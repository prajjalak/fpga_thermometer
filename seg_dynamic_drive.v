==> flow/design.v <==
module seg_dynamic_drive(
input  clk,
input [15:0] data, 
input  [3:0] dp,  
output reg [3:0] SEG_S,  
output reg [7:0] SEG,
output reg [7:0] data_to_pc
);
reg [16:0] cnt;
always @ (posedge clk) 
 cnt <= cnt + 1'b1; 
reg [3:0] ASCII;
reg [3:0] HEX;    
always  @ (posedge clk)
begin
 case(cnt[16:15])  
  2'b00 : HEX <= data[3:0];
  2'b01 : HEX <= data[7:4];
  2'b10 : HEX <= data[11:8]; 
  2'b11 : HEX <= data[15:12];
  default : ;
 endcase
end
always  @ (posedge clk)
begin
 case(cnt[16:15])  
  2'b11 : ASCII<= 4'b1111;
  2'b10 : ASCII <= data[7:4];
  2'b01 : ASCII <= data[11:8]; 
  2'b00 : ASCII <= data[15:12];
  default : ;
 endcase
end
always  @ (posedge clk) 
begin
 case(cnt[16:15])
  2'b00 : SEG_S <= 4'b0001;
  2'b01 : SEG_S <= 4'b0010;
  2'b10 : SEG_S <= 4'b0100;
  2'b11 : SEG_S <= 4'b1000;
  default : ;
 endcase
end
always  @ (posedge clk)
begin
 case(cnt[16:15])
  2'b00 : SEG[7] <= dp[0];
  2'b01 : SEG[7] <= dp[1];
  2'b10 : SEG[7] <= dp[2];
  2'b11 : SEG[7] <= dp[3];
  default : ;
 endcase
end
always @ (ASCII)
begin
 case(ASCII)
      4'h0: data_to_pc[7:0] <= 8'b00110000; 
      4'h1: data_to_pc[7:0] <= 8'b00110001; 
      4'h2: data_to_pc[7:0] <= 8'b00110010; 
      4'h3: data_to_pc[7:0] <= 8'b00110011; 
      4'h4: data_to_pc[7:0] <= 8'b00110100; 
      4'h5: data_to_pc[7:0] <= 8'b00110101; 
      4'h6: data_to_pc[7:0] <= 8'b00110110; 
      4'h7: data_to_pc[7:0] <= 8'b00110111; 
      4'h8: data_to_pc[7:0] <= 8'b00111000; 
      4'h9: data_to_pc[7:0] <= 8'b00111001; 
      4'hA: data_to_pc[7:0] <= 8'b01000001; 
      4'hB: data_to_pc[7:0] <= 8'b01000010; 
      4'hC: data_to_pc[7:0] <= 8'b01000011; 
      4'hD: data_to_pc[7:0] <= 8'b01000100; 
      4'hE: data_to_pc[7:0] <= 8'b01000101; 
      4'hF: data_to_pc[7:0] <= 8'b00001101; 
      default: ;
    endcase
end
always @ (HEX)
begin
 case(HEX)
      4'h0: SEG[6:0] <= 7'b1000000;     
      4'h1: SEG[6:0] <= 7'b1111001;
      4'h2: SEG[6:0] <= 7'b0100100;
      4'h3: SEG[6:0] <= 7'b0110000;
      4'h4: SEG[6:0] <= 7'b0011001;
      4'h5: SEG[6:0] <= 7'b0010010;
      4'h6: SEG[6:0] <= 7'b0000010;
      4'h7: SEG[6:0] <= 7'b1111000;
      4'h8: SEG[6:0] <= 7'b0000000;
      4'h9: SEG[6:0] <= 7'b0010000;
      4'hA: SEG[6:0] <= 7'b0001000;
      4'hB: SEG[6:0] <= 7'b0000011;
      4'hC: SEG[6:0] <= 7'b1000110;
      4'hD: SEG[6:0] <= 7'b0100001;
      4'hE: SEG[6:0] <= 7'b0000110;
      4'hF: SEG[6:0] <= 7'b0001110;
      default: ;
    endcase
end
endmodule
* Tool chain data of seg_dynamic_drive *
The steps from the RTL of seg_dynamic_drive to its reports follow in flow order.
Line numbers count from 1 in the design file above.
Cell names lack the library's common part.
Not given: n/a

inputs
  design top = seg_dynamic_drive
  clock input = clk
  cell library = sky130hd
  timing corner = tt_025C_1v80

* Word level *
Counts by Yosys on the flattened word-level netlist (proc, flatten, opt, wreduce; memories kept). Register bits leave out memories and registers merged into their read ports (data or address); mux counts leave out enables and synchronous resets folded into registers. Print and check cells are left out. Cells with the same type and inputs are merged into one.
Memory sizes are those after Yosys's memory passes, which may raise the word count (mostly to a power of two), join words into wider ones and drop unused or constant bits.

word-level totals
  register bits = 22
  output and inout port bits = 20
  cells after elaboration = 14
  clocked read ports x word width = 14
  latch bits = 0
  memories = 2
  ROM bits = 224
  memory bits (writable) = 0

cells by class
  div/mod/pow operators = 0
  reduce/logical cells = 1
  $mul = 0
  order comparisons = 0
  multiplexer cells = 4
  add/sub/neg operators = 1
  eq/ne operators = 3
  shifts and indexed selects = 0
  bitwise logic cells = 0

memory list
  name              words  width  read ports  wr ports  line  source
  (name not given)  16     7      1           0         78    case(HEX)
  (name not given)  16     7      1           0         56    case(ASCII)

operators by type and width
  cell                                                              number
  4-bit parallel mux with 4-bit select                              3
  17-bit by 1-bit adder with 17-bit output (second input constant)  1
  2-bit == test (second input constant)                             2
  1-bit parallel mux with 4-bit select                              1
  2-bit by 1-bit == test with 1-bit output (second input constant)  1
  2-bit logical NOT                                                 1

* Longest topological paths *
Longest topological path by Yosys (ltp), each cell counted once; first at word level (registers and memories cut), then after technology mapping (sequential cells cut; the memories' decode and read muxes count).

logic depth
  depth after elaboration = 2
  ABC_AREA = 0
  gate-level depth with buffers = 8
  gate-level depth less buffers = 7

* Netlist *
Yosys stat after the flow's synthesis: flattened, memories mapped to cells. It holds for the ABC_AREA given above (unset counts as 0); a run with the other value may have another netlist.

mapped netlist
  buffer cells = 6
  flip-flops = 35
  standard cells after synthesis = 151
  cell area after synthesis = 1627.8 µm²

cell types
  cell type  number
  dfxtp_1    35
  ha_1       11
  mux4_2     5
  xnor2_1    9
  mux2_2     6
  mux2i_1    6
  xor2_1     6
  nand3_1    9
  inv_1      11
  nor2_1     9
  mux4_1     1
  nand2_1    7
  o22ai_1    4
  buf_6      2
  nand4_1    3
  and4_1     2
  buf_4      2
  nor3b_1    2

Not listed: further types 15, cells in them 21.

* Worst setup path after synthesis *
Path of least setup slack by OpenSTA after synthesis, without wires, with an ideal clock, recovery checks aside; 20% of the period is set as input and as output delay. Where synthesis merged equal registers, the netlist keeps one of their names.

path after synthesis
  path kind = input to register
  start = in data[5]
  end = reg (no name shown)
  period = 3.28 ns
  launch time at the first pin = 0.656 ns
  arrival time = 1.956 ns
  path slack = 1.189 ns
  input delay = 0.656 ns
  path delay = 1.434 ns
  buffers on the path = 0
  driving pins on the path = 5
  synthesis period reached = 2.091 ns

"path delay" is the arrival time less input delay plus setup time.
"driving pins on the path": output pins that drive a net of the path, with the launching flip-flop's if there is one; two outputs of one cell count as two.
"synthesis period reached" = period - worst setup slack (recovery checks aside). The figure is calculated, with input and output delays left at 20% of the set period.
Between the ends stands the longest chain of elaborated cells between them, by number of cells; it is not shown to be the way that was timed. Of several equally long chains one is given.
A line is the first line of the expression or statement that the cell stems from. Yosys adds cells for indexed reads and writes and turns some case tables into memories.

on the way, after synthesis
  cells stage by stage = mux4_1 -> inv_1 -> ha_1 -> inv_1 -> mux4_2
  cells in the longest elaborated chain = 1

ends and longest elaborated chain, after synthesis
  what                                  line  source
  start: declaration                    3     input [15:0] data,
  4-bit parallel mux with 4-bit select  16    case(cnt[16:15])

* Worst path after layout *
Path of least setup slack in the final report of job 1 (OpenROAD, finished layout, wires in). Where an end is a register, its clock arrival counts in the times.

path after layout
  path kind = register to register
  start = reg cnt[15]
  end = reg (no name shown)
  launch time at the first pin = 0.33 ns
  path slack = 1.17 ns
  driving pins on the path = 6
  period = 3.64 ns
  arrival time = 2.67 ns
  buffers on the path = 0

Between the ends stands the longest chain of elaborated cells between them, by number of cells; it is not shown to be the way that was timed. Of several equally long chains one is given.

on the way, after layout
  cells stage by stage = dfxtp_1 -> mux4_1 -> inv_1 -> ha_1 -> inv_1 -> mux4_2
  cells in the longest elaborated chain = 2

ends and longest elaborated chain, after layout
  what                                  line  source
  start: declaration                    9     reg [16:0] cnt;
  start: assignment                     11    cnt <= cnt + 1'b1;
  2-bit == test                         16    case(cnt[16:15])
  4-bit parallel mux with 4-bit select  16

## Implementation results

Measured results for seg_dynamic_drive: 2 stored runs of the Yosys and OpenROAD flow on sky130hd. The settings differ; the order carries no meaning. The constraints put input and output delay at 20% of the set period each and load the outputs with 0.01 pF.
"achieved clock period (ns)" = clock period - worst setup slack. The figure is calculated, with input and output delays left at 20% of the set period.
"worst setup path time (ns)" is the time allowed to the run's worst setup path (the clock period less input and output delay, where it has them) less its slack. Clock arrival times count: a late capture clock shortens it, a late launch clock lengthens it.
"finish__power__total" is the tool's figure for a default switching activity; nothing was simulated.

settings of job 1
{
  "period_ns": 3.64,
  "CORE_UTILIZATION": 46,
  "PLACE_DENSITY_LB_ADDON": 0.24,
  "HOLD_SLACK_MARGIN": 0.24,
  "CELL_PAD_IN_SITES_DETAIL_PLACEMENT": 0,
  "CTS_CLUSTER_SIZE": 40,
  "CTS_CLUSTER_DIAMETER": 201,
  "CAP_MARGIN": 25,
  "MIN_ROUTING_LAYER": "met2",
  "MAX_ROUTING_LAYER": "met4",
  "CORE_MARGIN": 2,
  "SLEW_MARGIN": 20
}
report of job 1
yosys chip area after synthesis (um^2): 1627.8
finish__design__die__area: 4030.3
finish__design__instance__area__stdcell: 2104.5
finish__design__instance__utilization: 0.6257
finish__timing__setup__ws: 1.174
finish__timing__setup__tns: 0.000
finish__timing__hold__ws: 0.428
finish__power__total: 7.672e-04
achieved clock period (ns): 2.466
worst setup path time (ns): 2.47
worst setup path kind: register to register

settings of job 2
{
  "period_ns": 1.59,
  "CORE_UTILIZATION": 69,
  "CELL_PAD_IN_SITES_GLOBAL_PLACEMENT": 0,
  "CELL_PAD_IN_SITES_DETAIL_PLACEMENT": 1,
  "ABC_AREA": 1,
  "GPL_TIMING_DRIVEN": 0,
  "CTS_CLUSTER_SIZE": 18,
  "CTS_CLUSTER_DIAMETER": 125,
  "CAP_MARGIN": 20,
  "CORE_MARGIN": 2,
  "SLEW_MARGIN": 20
}
report of job 2: did not finish, place, DPL-0033
